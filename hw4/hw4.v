==> flow/design.v <==
module hw4(
    clk_50M,
    reset_n,    
    write,
    write_control,
    write_addr,
    write_value,
    write_complete,  
    i2c_sda,
    i2c_scl
    );
input clk_50M;
input reset_n;
input write;
input [7:0]write_control;
input [15:0]write_addr;
input [7:0]write_value;
output reg write_complete;
output reg i2c_sda;
output reg i2c_scl;
reg [31:0] data;
reg [7:0] cnt;
reg [3:0] ST;
reg [7:0] i;
reg [1:0] ii;
always@(posedge clk_50M or negedge reset_n)begin
	if(!reset_n) begin
		write_complete <= 0;
		i2c_scl <= 1;
		i2c_sda <= 1;
		data <= 0;
		cnt <= 0;
		ST <= 0;
		i <= 0;
		ii <= 0;
	end
	else begin
		case(ST)
			0: begin 
				write_complete <= 0;
				if(write) begin
					data[31:24] <= write_control;
					data[23:8] <= write_addr;
					data[7:0] <= write_value;
					ST <= ST+1;
				end
			end
			1: begin 
				if(cnt>=0&&cnt<30) begin
					i2c_sda <= 0;
					cnt <= cnt+1;
				end
				else if(cnt>=30&&cnt<95) begin
					i2c_scl <= 0;
					cnt <= cnt+1;
				end
				else if(cnt>=95) begin
					ST <= ST+1;
					cnt <= 0;
				end
			end
			2: begin 
				if(i<8) begin
					i2c_sda <= data[31];
					if(cnt>=0&&cnt<30) begin
						cnt <= cnt+1;
						i2c_scl <= 1; 
					end
					else if(cnt==30)begin
						cnt <= cnt+1;
						i2c_scl <= 0;
						data <= {data,1'b0};
					end
					else if(cnt>=30&&cnt<95)begin
						cnt <= cnt+1;
					end
					else if(cnt>=95)begin
						cnt <= 0;
						i <= i+1;
					end
				end
				else begin
					if(ii<3)begin
						ii <= ii+1;
						ST <= ST+1;
					end
					else begin
						ii <= 0;
						ST <= 4;
					end
					i <= 0;
				end
			end
			3: begin
				if(cnt>=0&&cnt<30) begin
					cnt <= cnt+1;
					i2c_scl <= 1; 
				end
				else if(cnt>=30&&cnt<95) begin
					cnt <= cnt+1;
					i2c_scl <= 0; 
				end
				else if(cnt>=95) begin
					cnt <= 0;
					ST <= 2;
				end
			end
			4: begin 
				if(cnt>=0&&cnt<30) begin
					i2c_scl <= 1;
					cnt <= cnt+1;
				end
				else if(cnt>=30&&cnt<95) begin
					i2c_sda <= 1;
					cnt <= cnt+1;
				end
				else if(cnt>=95) begin
					ST <= 0;
					cnt <= 0;
					write_complete <= 1;
				end
			end
		endcase
	end
end
endmodule 
From RTL to reports: hw4

Tool output for the design above, in the order of the flow.
Line numbers count from 1 in the design file above.
Operators carry their Yosys type and port widths (W data, S select, Z words).
A cell with n/a has no value.

Top: hw4
Clock input: clk_50M
Library: sky130hd
Library corner: tt_025C_1v80

Elaborated design

Counts by Yosys on the flattened word-level netlist (proc, flatten, opt, wreduce; memories kept). Register bits leave out memories and registers merged into their read ports (data or address). Print and check cells are left out. Cells with the same type and inputs are merged into one.

Word-level cells: 122
Output and inout bits: 3
Clocked read ports x word width: 0
Input port bits: 35
Bits in read-only memories: 0
Latch bits: 0
Memory bits (writable): 0
Register bits: 57
Memories kept: 0

Bitwise logic cells: 1
Div/mod/pow operators: 0
Magnitude comparators: 7
Mux-type cells: 58
$mul: 0
Shift-type cells: 0
Reductions and logical operators: 17
Equal/unequal tests: 27
Add/subtract/negate cells: 4

Operators with widths:

| kind                  | number |
| $mux W8               | 19 |
| $mux W16              | 4 |
| $mux W4               | 12 |
| $pmux W8 S2           | 3 |
| $ne A2 B2 Y1 const B  | 20 |
| $pmux W16 S2          | 1 |
| $reduce_and A5 Y1     | 4 |
| $pmux W4 S5           | 1 |
| $add A8 B1 Y8 const B | 2 |
| $mux W1               | 14 |
| $reduce_and A12 Y1    | 1 |
| $eq A4 B2 Y1 const B  | 2 |
| $ge A8 B1 Y1 const B  | 1 |
| $lt A8 B4 Y1 const B  | 1 |
| $ge A8 B5 Y1 const B  | 1 |
| $lt A8 B5 Y1 const B  | 1 |
| $eq A8 B5 Y1 const B  | 1 |
| $ge A8 B7 Y1 const B  | 1 |
| $lt A8 B7 Y1 const B  | 1 |
| $reduce_bool A5 Y1    | 1 |
| $reduce_and A2 Y1     | 2 |
| $reduce_bool A2 Y1    | 2 |
| $add A4 B1 Y4 const B | 1 |
| $eq A4 B1 Y1 const B  | 1 |
| $eq A4 B3 Y1 const B  | 1 |
| $logic_not A4 Y1      | 1 |
| $reduce_and A4 Y1     | 1 |
| $reduce_bool A4 Y1    | 1 |

Other operator kinds: 12; their cells: 13.

Longest topological paths

Longest topological path by Yosys (ltp), each cell counted once; first at word level (registers and memories cut), then after technology mapping (sequential cells cut; the memories' decode and read muxes count).

Depth after elaboration: 7
ABC_AREA: 0
Mapped depth: 8
Depth with buffers taken out: 7

Netlist

Source: synth_stat.txt of the flow (Yosys; design flattened, memories mapped). It holds for the ABC_AREA given above (unset counts as 0); a run with the other value may have another netlist.
Totals and module areas in this step are rounded.

Cell types:

| cell type                       | number | area in all (um^2) |
| sky130_fd_sc_hd__dfrtp_1        | 55     | 1376.32 |
| sky130_fd_sc_hd__o22a_1         | 30     | 262.752 |
| sky130_fd_sc_hd__o21a_1         | 32     | 240.23 |
| sky130_fd_sc_hd__ha_1           | 8      | 100.096 |
| sky130_fd_sc_hd__o21ai_0        | 16     | 80.077 |
| sky130_fd_sc_hd__buf_6          | 5      | 56.304 |
| sky130_fd_sc_hd__dfstp_2        | 2      | 52.55 |
| sky130_fd_sc_hd__nand3_1        | 10     | 50.048 |
| sky130_fd_sc_hd__nand2_1        | 13     | 48.797 |
| sky130_fd_sc_hd__nor2_1         | 11     | 41.29 |
| sky130_fd_sc_hd__and2_1         | 6      | 37.536 |
| sky130_fd_sc_hd__nor3_1         | 7      | 35.034 |
| sky130_fd_sc_hd__inv_1          | 9      | 33.782 |
| sky130_fd_sc_hd__a211oi_1       | 4      | 30.029 |
| sky130_fd_sc_hd__o31ai_1        | 4      | 30.029 |
| sky130_fd_sc_hd__a211oi_2       | 2      | 25.024 |
| sky130_fd_sc_hd__a31oi_1        | 4      | 25.024 |
| sky130_fd_sc_hd__dlymetal6s2s_1 | 2      | 25.024 |

Not listed: further types 35, cells in them 54.

Sequential area: 1430 um^2
Cell count: 274
Mapped area: 3000 um^2
Buffers: 17
Flip-flop cells: 57

Timing after synthesis

Path of least setup slack by OpenSTA after synthesis, without wires, with an ideal clock, recovery checks aside; 20% of the period is set as input and as output delay. Where synthesis merged equal registers, the netlist keeps one of their names.

Kind: reg-to-reg
From: register ST[0]
To: register ST[2]
Stages on the path: 8
Data arrival time: 1.836 ns
Clock period: 2.1 ns
Time at the first pin: 0.000 ns
Buffers on the path: 0
Library setup time: 0.128 ns
Setup slack: 0.137 ns
Required time: 1.972 ns
Delay of the path: 1.964 ns
Period reached after synthesis: 1.963 ns

"delay of the path" is the arrival time less input delay plus setup time.
"stages on the path": output pins that drive a net of the path, with the launching flip-flop's if there is one; two outputs of one cell count as two.
"period reached after synthesis" = period - worst setup slack (recovery checks aside). The figure is calculated, with input and output delays left at 20% of the set period.
Between the ends stands the longest chain of elaborated cells between them, by number of cells; it is not shown to be the way that was timed. Of several equally long chains one is given.
A line is the first line of the expression or statement that the cell stems from. Yosys adds cells for indexed reads and writes and turns some case tables into memories.
At most two assigning lines are given for a register; there are more.

Cells stage by stage: sky130_fd_sc_hd__dfrtp_1 -> sky130_fd_sc_hd__inv_1 -> sky130_fd_sc_hd__ha_1 -> sky130_fd_sc_hd__inv_1 -> sky130_fd_sc_hd__a211oi_2 -> sky130_fd_sc_hd__nand2_1 -> sky130_fd_sc_hd__a211oi_2 -> sky130_fd_sc_hd__mux2_1
Length of the longest elaborated chain: 5
Elaborated cells on any way between the ends: 26
Classes of those cells: 1 x add/sub; 15 x eq/ne; 7 x mux; 3 x reduce/logical

Ends and longest elaborated chain, post-synthesis:

| element         | RTL line | source |
| start, declared | 23       | `reg [3:0] ST;` |
| start, assigned | 45       | `ST <= ST+1;` |
| start, assigned | 58       | `ST <= ST+1;` |
| $add A4 B1 Y4   | 58       |  |
| $mux W4         | 57       | `else if(cnt>=95) begin` |
| $mux W4         | 53       | `else if(cnt>=30&&cnt<95) begin` |
| $mux W4         | 49       | `if(cnt>=0&&cnt<30) begin` |
| $pmux W4 S5     | 38       | `case(ST)` |
| end, assigned   | 45       |  |
| end, assigned   | 58       |  |
| end, declared   | 23       |  |

Path in the finished layout

Path of least setup slack in the final report of flow run 1 (OpenROAD, finished layout, wires in). Where an end is a register, its clock arrival counts in the times.

Kind: reg-to-reg
From: register cnt[0]
To: register data[26]
Buffers on the path: 1
Stages on the path: 9
Time at the first pin: 0.33 ns
Clock period: 2.01 ns
Required time: 2.24 ns
Data arrival time: 2.15 ns
Setup slack: 0.08 ns
Library setup time: 0.10 ns

Between the ends stands the longest chain of elaborated cells between them, by number of cells; it is not shown to be the way that was timed. Of several equally long chains one is given.
At most two assigning lines are given for a register; there are more.

Cells stage by stage: sky130_fd_sc_hd__dfrtp_1 -> sky130_fd_sc_hd__inv_1 -> sky130_fd_sc_hd__ha_2 -> sky130_fd_sc_hd__or4b_4 -> sky130_fd_sc_hd__nor2_4 -> sky130_fd_sc_hd__nand4_4 -> sky130_fd_sc_hd__buf_12 -> sky130_fd_sc_hd__o22a_2 -> sky130_fd_sc_hd__o21a_1
Length of the longest elaborated chain: 5
Elaborated cells on any way between the ends: 11
Classes of those cells: 2 x compare; 3 x eq/ne; 4 x mux; 2 x reduce/logical

Ends and longest elaborated chain, post-layout:

| element             | RTL line | source |
| start, declared     | 22       | `reg [7:0] cnt;` |
| start, assigned     | 51       | `cnt <= cnt+1;` |
| start, assigned     | 55       | `cnt <= cnt+1;` |
| $ge A8 B1 Y1        | 65       | `if(cnt>=0&&cnt<30) begin` |
| $logic_and A1 B1 Y1 | 65       |  |
| $mux W8             | 65       |  |
| $mux W8             | 63       | `if(i<8) begin` |
| $pmux W8 S2         | 38       | `case(ST)` |
| end, assigned       | 42       | `data[31:24] <= write_control;` |
| end, assigned       | 72       | `data <= {data,1'b0};` |
| end, declared       | 21       | `reg [31:0] data;` |

Measured data: module hw4, platform sky130hd, 2 stored runs of the flow under differing settings, order arbitrary. Input and output delays are each 20% of the period that was set; the output load is 0.01 pF.
"reached clock period" is the run's clock period less its worst setup slack. It is reckoned from that one timing run; input and output delays stay at 20% of the period that was set.
"time on the worst setup path" is the time allowed to the run's worst setup path (the clock period less input and output delay, where it has them) less its slack. Clock arrival times count: a late capture clock shortens it, a late launch clock lengthens it.
"power consumption" rests on the timing tool's default activity at the inputs, not on a simulated workload.
The results are shown rounded.

## Flow run 1

==> flow/run.sh <==
#!/bin/bash
# the make line also repeats the synthesis and layout settings of config.mk as NAME=value (left out here)
make -C /OpenROAD-flow-scripts/flow DESIGN_CONFIG=/design/flow/config.mk WORK_HOME=/design/flow/orfs CLKGATE_MAP_FILE= finish
==> flow/config.mk <==
export PLATFORM = sky130hd
export DESIGN_NAME = hw4
export DESIGN_NICKNAME = hw4
export VERILOG_FILES = /design/flow/design.v
export SDC_FILE = /design/flow/constraint.sdc
export NUM_CORES = 4
export LEC_CHECK = 0
export CAP_MARGIN = 20
export CORE_MARGIN = 2
export CORE_UTILIZATION = 42
export SLEW_MARGIN = 20
==> flow/constraint.sdc <==
create_clock -name core_clock -period 2.01 [get_ports {clk_50M}]
set_input_delay 0.4020 -clock core_clock [delete_from_list [all_inputs] [get_ports {clk_50M}]]
set_output_delay 0.4020 -clock core_clock [all_outputs]
set_load 0.01 [all_outputs]

| result of flow run 1 | value |
|---|---|
| reached clock period | 1.927 ns |
| area of the synthesized netlist | 3000 um^2 |
| worst slack on setup checks | 0.083 ns |
| sum of negative setup slack | 0.000 ns |
| time on the worst setup path | 1.93 ns |
| class of the worst setup path | reg-to-reg |
| standard-cell area of the final layout | 3820 um^2 |
| power consumption | 2.40 mW |
| total die area | 7830 um^2 |

## Flow run 2

==> flow/run.sh <==
#!/bin/bash
# the make line also repeats the synthesis and layout settings of config.mk as NAME=value (left out here)
make -C /OpenROAD-flow-scripts/flow DESIGN_CONFIG=/design/flow/config.mk WORK_HOME=/design/flow/orfs CLKGATE_MAP_FILE= finish
==> flow/config.mk <==
export PLATFORM = sky130hd
export DESIGN_NAME = hw4
export DESIGN_NICKNAME = hw4
export VERILOG_FILES = /design/flow/design.v
export SDC_FILE = /design/flow/constraint.sdc
export NUM_CORES = 4
export LEC_CHECK = 0
export ABC_AREA = 1
export CAP_MARGIN = 20
export CORE_ASPECT_RATIO = 0.93
export CORE_MARGIN = 10
export CORE_UTILIZATION = 63
export CTS_CLUSTER_DIAMETER = 111
export CTS_CLUSTER_SIZE = 26
export MAX_ROUTING_LAYER = met4
export SETUP_SLACK_MARGIN = 0.82
export SLEW_MARGIN = 25
export TNS_END_PERCENT = 15
==> flow/constraint.sdc <==
create_clock -name core_clock -period 2.84 [get_ports {clk_50M}]
set_input_delay 0.5680 -clock core_clock [delete_from_list [all_inputs] [get_ports {clk_50M}]]
set_output_delay 0.5680 -clock core_clock [all_outputs]
set_load 0.01 [all_outputs]

| result of flow run 2 | value |
|---|---|
| reached clock period | 1.998 ns |
| area of the synthesized netlist | 3180 um^2 |
| worst slack on setup checks | 0.842 ns |
| sum of negative setup slack | 0.000 ns |
| time on the worst setup path | 1.43 ns |
| class of the worst setup path | reg-to-output |
| standard-cell area of the final layout | 3940 um^2 |
| power consumption | 4.46 mW |
| total die area | 8290 um^2 |
